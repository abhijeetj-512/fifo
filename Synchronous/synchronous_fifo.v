==> flow/design.v <==
module synchronous_fifo #(
    parameter DEPTH = 10,
    parameter DATA_WIDTH = 32
) (
    input                           clk,
    input                           rst_n,
    input                           w_en,
    input                           r_en,
    input       [DATA_WIDTH-1:0]    data_in,
    output reg  [DATA_WIDTH-1:0]    data_out,
    output                          full,
    output                          empty
);
localparam  DEPTH_NUM = $clog2(DEPTH) ;
reg [DATA_WIDTH-1 : 0] FIFO [0 : DEPTH-1]; 
reg [DEPTH_NUM-1:0] w_ptr,r_ptr;
reg [DEPTH_NUM-1:0]  count;
always @(posedge clk) begin
    if(!rst_n) begin
        count       <=  'b0;
    end
    else begin
        case({r_en & ~empty ,w_en & ~full}) 
            2'b00, 2'b11 : count <= count;
            2'b01 : count <= count + 1'b1;
            2'b10 : count <= count - 1'b1;
        endcase
    end
end
always @(posedge clk ) begin
    if(!rst_n) begin
        r_ptr       <= 'b0;
        data_out    <= 'b0;
    end
    else if(r_en & !empty ) begin
        data_out    <= FIFO[r_ptr];
        r_ptr <= (r_ptr + 1 == DEPTH) ? 0 : r_ptr + 1;
    end
end
always @(posedge clk) begin
    if(!rst_n) begin
        w_ptr <= 'b0;
    end
    else if(w_en & !full) begin
        FIFO[w_ptr] <= data_in;
        w_ptr <= (w_ptr + 1 == DEPTH) ? 0 : w_ptr + 1;
    end 
end
assign full = (count == DEPTH);
assign empty = (count == 0);
endmodule
# From RTL to reports: synchronous_fifo
# The steps from the RTL of synchronous_fifo to its reports follow in flow order.
# Line numbers count from 1 in the design file above.
# Operators: Yosys type, input widths -> output width; for muxes data width and select width s.
# Cell names lack the library's common part.
# Not given: --
[setup]
top = "synchronous_fifo"
clock_port = "clk"
cell_library = "sky130hd"
pvt_corner = "tt_025C_1v80"

# Word-level counts
# Yosys after proc, flatten, opt, wreduce and memory -nomap, before mapping. Memory bits, and registers merged into a memory's read port (data or address), are not among the register bits. Print and check cells are not counted. Equal cells are merged and count once.
# Memory sizes are those after Yosys's memory passes, which may raise the word count (mostly to a power of two), join words into wider ones and drop unused or constant bits.
[classes]
addsub = 4
n_eq = 6
muxes = 9
n_logic = 6
reduce_and_logical = 6
[ops]
columns = ["op", "n"]
rows = [
  ["$mux 32", 2],
  ["$mux 4", 4],
  ["$add 4x1->5 const B", 2],
  ["$eq 5x4->1 const B", 2],
  ["$pmux 4 s2", 1],
  ["$and 1x1->1", 4],
  ["$eq 2x2->1 const B", 2],
  ["$add 4x1->4 const B", 1],
  ["$sub 4x1->4 const B", 1],
  ["$eq 4x4->1 const B", 1],
  ["$logic_not 4->1", 1],
  ["$logic_not 1->1", 3],
  ["$not 1->1", 2],
  ["$eq 2x1->1 const B", 1],
  ["$logic_not 2->1", 1],
  ["$reduce_or 2->1", 1],
  ["$mux 1", 2],
]
[bits]
reg_bits = 12
mem_bits_rw = 320
clocked_rd_ports_x_width = 32
n_memories = 1
inputBits = 36
out_inout_bits = 34
wordCells = 35
[memory_table]
columns = ["name", "words", "width", "read_ports", "wr", "line_no", "rtl"]
rows = [
  ["FIFO", 10, 32, 1, 1, 15, "reg [DATA_WIDTH-1 : 0] FIFO [0 : DEPTH-1];"],
]

# Longest topological paths
# Depth = most cells in a row (Yosys ltp): at word level without a register or memory, in the mapped netlist without a sequential cell, where the memories' decode and read muxes count.
[logic_depth]
ltp_word = 5
abc_area = 1
ltp_mapped = 13
depth_no_buf = 12

# Netlist
# Source: synth_stat.txt of the flow (Yosys; design flattened, memories mapped). It holds for the ABC_AREA given above (unset counts as 0); a run with the other value may have another netlist.
# Totals and module areas in this step are rounded.
[synth_totals]
mapped_cells = 1448
area_um2 = 15000
seq_area_um2 = 10000
flip_flops = 364
buf_cells = 72
[by_type]
columns = ["type", "n", "area_total_um2"]
rows = [
  ["edfxtp_1", 320, 9.61E+03],
  ["nand3_1", 220, 1.1E+03],
  ["nand2_1", 287, 1.08E+03],
  ["inv_1", 235, 882.096],
  ["dfxtp_1", 44, 880.845],
  ["nor2_1", 102, 382.867],
  ["o21ai_0", 68, 340.326],
  ["a21oi_1", 44, 220.211],
  ["buf_2", 34, 170.163],
  ["ha_1", 10, 125.12],
  ["or2_2", 19, 118.864],
  ["clkbuf_1", 22, 82.579],
  ["buf_6", 7, 78.826],
  ["nor3_1", 10, 50.048],
  ["buf_4", 5, 37.536],
  ["xor2_1", 3, 26.275],
  ["fa_1", 1, 20.019],
  ["xnor2_1", 2, 17.517],
]
# Other cell types: 9; their cells: 15.

# Worst setup path after synthesis
# Source: OpenSTA report_checks on the synthesized netlist (no wires, ideal clock, input and output delay 20% of the period each), path of least setup slack; recovery checks are left aside. Register names are those of the netlist, which keeps one name where synthesis merged equal registers.
[synth_timing]
kind = "input to register"
startpoint = "input port rst_n"
endpoint = "memory FIFO[8][0]"
period_ns = 5.13
input_delay_ns = 1.026
setup_time_ns = 0.461
launch_ns = 1.026
t_arrival_ns = 3.627
t_required_ns = 4.669
path_slack_ns = 1.042
path_delay_ns = 3.062
stages = 3
n_path_buf = 1
synth_period_reached_ns = 4.088
# "path_delay_ns" = arrival - input delay + setup time.
# "stages": output pins that drive a net of the path, with the launching flip-flop's if there is one; two outputs of one cell count as two.
# "synth_period_reached_ns" = period - worst setup slack (recovery checks aside). The figure is calculated, with input and output delays left at 20% of the set period.
# The rows between start and end are the longest chain of elaborated cells between them; the timing report does not say that the signal goes this way. Where chains are equally long, one stands for them.
# A line is the first line of the expression or statement that the cell stems from. Yosys adds cells for indexed reads and writes and turns some case tables into memories.
# The path ends at the enable pin of a flip-flop; only ways to that pin are counted.
[synth_via]
cell_sequence = "clkbuf_1 -> nand2_2 -> nor3_1"
elab_chain_cells = 1
cone_cells = 2
cone_lines = 1
classes_between = "mux: 2"
[synth_rtl]
columns = ["item", "line_no", "rtl"]
rows = [
  ["start, declared", 6, "input                           rst_n,"],
  ["$mux 4", 41, "if(!rst_n) begin"],
  ["end, declared", 15, "reg [DATA_WIDTH-1 : 0] FIFO [0 : DEPTH-1];"],
]

# Worst path after layout
# Path of least setup slack in the final report of job 1 (OpenROAD, finished layout, wires in). Where an end is a register, its clock arrival counts in the times.
[layout_timing]
kind = "input to register"
startpoint = "input port r_en"
endpoint = "register count[3]"
period_ns = 5.33
input_delay_ns = 1.07
setup_time_ns = 0.12
launch_ns = 1.07
t_arrival_ns = 3.42
t_required_ns = 5.72
path_slack_ns = 2.30
stages = 11
n_path_buf = 1
# The rows between start and end are the longest chain of elaborated cells between them; the timing report does not say that the signal goes this way. Where chains are equally long, one stands for them.
# A register here has more assigning lines than the two given.
[layout_via]
cell_sequence = "clkdlybuf4s50_1 -> nand2_2 -> inv_2 -> ha_1 -> ha_1 -> a21oi_1 -> nand2_1 -> nand2_1 -> nand2_1 -> nand2_1 -> a21oi_1"
elab_chain_cells = 3
cone_cells = 7
cone_lines = 1
classes_between = "eq/ne: 3; mux: 1; logic: 1; reduce/logical: 2"
[layout_rtl]
columns = ["item", "line_no", "rtl"]
rows = [
  ["start, declared", 8, "input                           r_en,"],
  ["$and 1x1->1", 23, "case({r_en & ~empty ,w_en & ~full})"],
  ["$eq 2x2->1", 23, ""],
  ["$pmux 4 s2", 23, ""],
  ["end, assigned", 24, "2'b00, 2'b11 : count <= count;"],
  ["end, assigned", 25, "2'b01 : count <= count + 1'b1;"],
  ["end, declared", 17, "reg [DEPTH_NUM-1:0]  count;"],
]

# Flow measurements of synchronous_fifo on sky130hd: 2 stored runs with different settings, listed in no order. Input and output delays are each 20% of the period that was set; the output load is 0.01 pF.
# "period_less_ws_ns" is the run's clock period less its worst setup slack. It is reckoned from that one timing run; input and output delays stay at 20% of the period that was set.
# "timing.worst_path_ns" means the part of the period allowed to the worst setup path (the constraints hold back 20% at inputs and 20% at outputs) less its slack; where the path has registers, the arrival times of their clocks count too.
# By "final_power_uw" is meant OpenSTA's value without simulated activity: inputs other than the clock are taken to toggle once in ten clock periods, and the tool carries that through the logic.
# The results are shown rounded.

[[run]]
name = "job 1"
[run.settings]
period_ns = 5.33
CORE_UTILIZATION = 51
PLACE_DENSITY_LB_ADDON = 0.25
CORE_MARGIN = 5
TNS_END_PERCENT = 50
ABC_AREA = 1
GPL_TIMING_DRIVEN = 1
GPL_ROUTABILITY_DRIVEN = 0
CAP_MARGIN = 25
MIN_ROUTING_LAYER = "met1"
SLEW_MARGIN = 20
[run.results]
timing.worst_path_ns = 1.96
worst_path_kind = "input to register"
worst_hold_slack_ns = 0.53
final_stdcell_area_um2 = 18000
period_less_ws_ns = 3.027
setup_worst_slack_ns = 2.3
final_power_uw = 7700
setup_tns_ns = 0.000
yosys_chip_area_um2 = 15000
post_route_util_pct = 59
die_footprint_um2 = 34000

[[run]]
name = "job 2"
[run.settings]
period_ns = 6.35
CORE_UTILIZATION = 56
CAP_MARGIN = 20
CORE_MARGIN = 2
SLEW_MARGIN = 20
[run.results]
die_footprint_um2 = 26000
setup_tns_ns = 0.000
post_route_util_pct = 67
final_power_uw = 6100
timing.worst_path_ns = 2.60
worst_path_kind = "input to register"
final_stdcell_area_um2 = 16000
setup_worst_slack_ns = 2.5
worst_hold_slack_ns = 0.46
yosys_chip_area_um2 = 14000
period_less_ws_ns = 3.870
